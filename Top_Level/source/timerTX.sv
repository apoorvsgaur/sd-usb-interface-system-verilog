==> flow/design.v <==
module flex_counter 
#(
   parameter NUM_CNT_BITS = 4
)
(
  input wire clk,
  input wire n_rst,
  input wire clear,
  input wire count_enable,
  input wire [(NUM_CNT_BITS-1):0] rollover_val,
  output wire [(NUM_CNT_BITS-1):0] count_out,
  output wire rollover_flag  
);
reg [NUM_CNT_BITS - 1: 0] counter; 
reg roll_val;
reg [NUM_CNT_BITS - 1:0] count_assign;
reg roll_assign;
assign count_out = counter;
assign rollover_flag = roll_val;
always_ff @ (negedge n_rst, posedge clk)
begin : RESET_FF
  if(n_rst == 1'b0)
  begin
    counter <= 1'b0; 
  end 
  else
  begin
    counter <= count_assign;
  end  
end
always_ff @ (negedge n_rst, posedge clk)
begin: ROLLOVER_FLAG
  if(n_rst == 1'b0)
  begin
    roll_val <= 0;
  end
  else
  begin
    roll_val <= roll_assign;
  end
end
always_comb 
begin: COUNTER_COMB
  count_assign = counter;
  roll_assign = 1'b0;
if(clear == 1'b1)
begin
    count_assign = 0;
    roll_assign = 0;  
end
else if(count_enable == 1'b1)
begin
    if (counter + 1 == rollover_val)
    begin
        roll_assign = 1;
    end
    else
    begin
        roll_assign = 0;
    end
    if (counter == rollover_val)
    begin
       count_assign = 1;
    end
    else
    begin
       count_assign = counter + 1;
    end
end
else if(count_enable == 1'b0)
begin
    if(count_assign == rollover_val)
    begin
      roll_assign = 1;
    end 
    else
    begin
      roll_assign = 0;
    end
end
end 
endmodule
module timerTX (
   input wire clk,
   input wire n_rst,
   input wire sending,
   input wire stop_clock,
   input wire sd_enable,
   input wire load_enable_g,
   input wire stop_clock_shift_enable,
   output wire load_enable_sd,
   output wire shift_enable_sd,
   output wire shift_enable,
   output reg load_enable
);
reg [3:0] count_out_shift;
reg [3:0] random_var;
reg random_var2;
reg reg_load_enable_sd;
reg nextbyte;
reg mybyte; 
assign load_enable_sd = reg_load_enable_sd;
flex_counter #(.NUM_CNT_BITS(4)) shift_enable_gen(
  .clk(clk),
  .n_rst(n_rst),
  .clear(!sending),  
  .count_enable(sending && !stop_clock),
  .rollover_val(4'd8),
  .count_out(count_out_shift),
  .rollover_flag(random_var2)  
);
flex_counter #(.NUM_CNT_BITS(4)) load_enable_gen (
  .clk(clk),
  .n_rst(n_rst),
  .clear(!sending || nextbyte),
  .count_enable(shift_enable && !stop_clock_shift_enable),
  .rollover_val(4'd8),
  .count_out(random_var),
  .rollover_flag(load_enable)  
);
assign shift_enable = (count_out_shift == 4'd3 || stop_clock_shift_enable) ? 1:0;
assign shift_enable_sd = ((count_out_shift == 4'd3 || stop_clock_shift_enable) && sd_enable == 1) ? 1:0;
always_ff @ (negedge n_rst, posedge clk) begin
  if(~n_rst)begin
      mybyte = 1'b0;
  end 
  else 
  begin
      mybyte = nextbyte;
  end
end
always_comb
begin: LOAD_ENABLE_SD_GEN
if (sd_enable == 1 && load_enable == 1)
begin
    reg_load_enable_sd = 1;
end
else
begin
    reg_load_enable_sd = 0;
end
end  
always_comb 
begin
    nextbyte = 1'b0;
    if(load_enable)
            nextbyte = 1'b1;
end
endmodule
---- Step by step through the tools: timerTX ----
Tool output for the design above, in the order of the flow.
Lines are those of the file above, counted from 1.
Operators: Yosys type, input widths -> output width; for muxes data width and select width s.
Cell names lack the library's common part.
The mark -- stands for no value.
design
  design top .............................. timerTX
  clock port .............................. clk
  library ................................. sky130hd
  timing corner ........................... tt_025C_1v80

---- Elaborated design ----
Source: Yosys, flattened and elaborated, memories not mapped. Widths are those after wreduce. Registers that Yosys merges into a memory's read port (data or address) are not register bits. Print and check cells do not count. Equal cells are merged and count once.
cells by class
  reductions and logical operators ........ 10
  add/sub/neg operators ................... 2
  equality and inequality tests ........... 5
  multiplexer cells ....................... 14
operators by type and width
  operator             count
  $eq 32x4->1 const B  1
  $mux 4               6
  $eq 4x4->1 const B   2
  $mux 1               8
  $add 4x1->5 const B  1
  $logic_and 1x1->1    4
  $add 4x1->4 const B  1
  $eq 4x2->1 const B   1
  $logic_not 1->1      3
  $logic_or 1x1->1     2
  $ne 2x1->1 const B   1
  $reduce_bool 2->1    1
word-level totals
  bits of input ports ..................... 7
  cells after elaboration ................. 34
  output and inout bits ................... 4
  flip-flop bits (word level) ............. 9

---- Depth ----
Longest topological path by Yosys (ltp), each cell counted once; first at word level (registers and memories cut), then after technology mapping (sequential cells cut; the memories' decode and read muxes count).
logic depth
  depth in word-level cells ............... 6
  ABC_AREA ................................ 0
  mapped depth ............................ 5
  gate-level depth less buffers ........... 5

---- Synthesis result ----
Yosys stat after the flow's synthesis: flattened, memories mapped to cells. It holds for the ABC_AREA given above (unset counts as 0); a run with the other value may have another netlist.
The area totals of this step are shown rounded.
mapped netlist
  standard cells after synthesis .......... 60
  mapped flip-flops ....................... 9
  buffer cells ............................ 0
  sequential part of the area ............. 0.000225 mm^2
  synthesis area .......................... 0.000594 mm^2
cells by type
  type      count  total area (um^2)
  dfrtp_1   9      225.216
  ha_1      5      62.56
  mux2i_1   4      40.038
  nor4b_4   1      23.773
  o21ai_0   4      20.019
  inv_1     5      18.768
  nor2_1    5      18.768
  nor2b_1   3      18.768
  and3b_1   2      17.517
  a21boi_0  2      15.014
  and2_1    2      12.512
  nand2_1   3      11.261
  nor4bb_1  1      10.01
  o211a_1   1      10.01
  a311oi_1  1      8.758
  o32ai_1   1      8.758
  a21o_1    1      7.507
  and3_2    1      7.507
Not listed: further types 9, cells in them 9.
By module: a second synthesis without flattening, with its own total; a netlist apart from the flattened one above.
unflattened totals
  cells (unflattened synthesis) ........... 85
  area total of the unflattened synthesis .. 0.000791 mm^2
Each row is one instance without its submodules.
by module
  module                          times used  area (mm^2)  seq. area (mm^2)  cells
  flex_counter #(NUM_CNT_BITS=4)  2           0.000357     0.000125          37
  timerTX                         1           0.0000776    0                 11

---- Timing after synthesis ----
Source: OpenSTA report_checks on the synthesized netlist (no wires, ideal clock, input and output delay 20% of the period each), path of least setup slack; recovery checks are left aside. Register names are those of the netlist, which keeps one name where synthesis merged equal registers.
path after synthesis
  path kind ............................... reg2reg
  start point ............................. register shift_enable_gen.counter[1]
  end point ............................... register load_enable_gen.counter[2]
  setup time .............................. 99 ps
  time at the first pin ................... 0 ps
  path delay .............................. 1,360 ps
  slack ................................... 500 ps
  clock period ............................ 1,860 ps
  path buffers ............................ 0
  data required time ...................... 1,761 ps
  data arrival time ....................... 1,261 ps
  driving pins on the path ................ 5
  synthesis period reached ................ 1,360 ps
"path delay" = arrival - input delay + setup time.
"driving pins on the path": output pins that drive a net of the path, with the launching flip-flop's if there is one; two outputs of one cell count as two.
"synthesis period reached" is the clock period less the worst setup slack; recovery checks do not enter. This is arithmetic on one report: input and output delays are still those of the set period (20% each).
Between the ends stands the longest chain of elaborated cells between them, by number of cells; it is not shown to be the way that was timed. Of several equally long chains one is given.
Each line given opens the expression or statement behind the cell; cells for indexed reads and writes are added by Yosys, which also makes memories of some case tables.
between the ends, after synthesis
  cell sequence ........................... dfrtp_1 > ha_1 > nor4b_4 > a31oi_1 > a311oi_1
  cells in the longest elaborated chain ... 6
  elaborated cells on any way between the ends .. 7
  those cells by class .................... eq/ne: 1; mux: 3; reduce/logical: 3
RTL lines, path after synthesis
  element            RTL line  text
  start, declared    14        reg [NUM_CNT_BITS - 1: 0] counter;
  start, assigned    24        counter <= 1'b0;
  start, assigned    28        counter <= count_assign;
  $eq 4x2->1         121       assign shift_enable = (count_out_shift == 4'd3 || stop_clock_shift_enable) ? 1:0;
  $logic_or 1x1->1   121
  $mux 1             121
  $logic_and 1x1->1  116       .count_enable(shift_enable && !stop_clock_shift_enable),
  $mux 4             51        else if(count_enable == 1'b1)
  $mux 4             46        if(clear == 1'b1)
  end, assigned      24
  end, assigned      28
  end, declared      14

---- Timing after layout ----
From the final timing report of flow run B: the path of least setup slack in the routed layout; clock arrival at registers is part of the times.
The report prints the path's times to 10 ps; the period is as set.
path after layout
  path kind ............................... reg2reg
  start point ............................. register shift_enable_gen.counter[0]
  end point ............................... register load_enable_gen.roll_val
  path buffers ............................ 3
  time at the first pin ................... 260 ps
  data arrival time ....................... 1,670 ps
  setup time .............................. 70 ps
  clock period ............................ 1,100 ps
  driving pins on the path ................ 8
  slack ................................... -380 ps
  data required time ...................... 1,290 ps
Between the ends stands the longest chain of elaborated cells between them, by number of cells; it is not shown to be the way that was timed. Of several equally long chains one is given.
between the ends, after layout
  cell sequence ........................... dfrtp_1 > ha_2 > buf_6 > nor4b_4 > buf_4 > buf_4 > o211ai_1 > o21ai_1
  cells in the longest elaborated chain ... 6
  elaborated cells on any way between the ends .. 6
  those cells by class .................... eq/ne: 1; mux: 3; reduce/logical: 2
RTL lines, path after layout
  element            RTL line  text
  start, declared    14        reg [NUM_CNT_BITS - 1: 0] counter;
  start, assigned    24        counter <= 1'b0;
  start, assigned    28        counter <= count_assign;
  $eq 4x2->1         121       assign shift_enable = (count_out_shift == 4'd3 || stop_clock_shift_enable) ? 1:0;
  $logic_or 1x1->1   121
  $mux 1             121
  $logic_and 1x1->1  116       .count_enable(shift_enable && !stop_clock_shift_enable),
  $mux 1             51        else if(count_enable == 1'b1)
  $mux 1             46        if(clear == 1'b1)
  end, assigned      35        roll_val <= 0;
  end, assigned      39        roll_val <= roll_assign;
  end, declared      15        reg roll_val;

# Flow runs of timerTX

Measured results for timerTX: 2 stored runs of the Yosys and OpenROAD flow on sky130hd. The settings differ; the order carries no meaning. The constraints put input and output delay at 20% of the set period each and load the outputs with 0.01 pF.
"achieved clock period" means the clock period less the worst setup slack. The figure is calculated, with input and output delays left at 20% of the set period.
By "worst path time" is meant the share of the clock period that the worst setup path is allowed (20% is reserved at inputs, 20% at outputs), minus its slack. Clock arrival times at its registers enter into it.
"power consumption": no workload was simulated; the value follows from the tool's default switching activity.
"worst path time" is known to 10 ps.
The results are shown rounded.

---- flow run A ----
settings
  period_ns = 2.35
  CORE_UTILIZATION = 62
  PLACE_DENSITY_LB_ADDON = 0.15
  CORE_ASPECT_RATIO = 1.63
  CORE_MARGIN = 7
  CELL_PAD_IN_SITES_GLOBAL_PLACEMENT = 2
  GPL_ROUTABILITY_DRIVEN = 1
  CTS_CLUSTER_SIZE = 65
  CTS_CLUSTER_DIAMETER = 245
  CAP_MARGIN = 5
  MIN_ROUTING_LAYER = met2
  MAX_ROUTING_LAYER = met5
  SLEW_MARGIN = 20
results
  no results, floorplanning failed with PDN-0185

---- flow run B ----
settings
  period_ns = 1.1
  CORE_UTILIZATION = 23
  SETUP_SLACK_MARGIN = -0.05
  PLACE_DENSITY_LB_ADDON = 0.07
  CORE_ASPECT_RATIO = 0.73
  CORE_MARGIN = 3
  CELL_PAD_IN_SITES_GLOBAL_PLACEMENT = 2
  CELL_PAD_IN_SITES_DETAIL_PLACEMENT = 0
  TNS_END_PERCENT = 30
  CAP_MARGIN = 0
  SLEW_MARGIN = 25
results
  summed negative setup slack ............. -2,680 ps
  standard-cell area after routing ........ 0.000953 mm^2
  worst path time ......................... 1,480 ps
  type of the worst setup path ............ reg2reg
  die size ................................ 0.00324 mm^2
  achieved clock period ................... 1,475 ps
  power consumption ....................... 745 uW
  post-route utilization .................. 0.397
  setup slack of the worst path ........... -375 ps
  synthesized cell area ................... 0.000594 mm^2
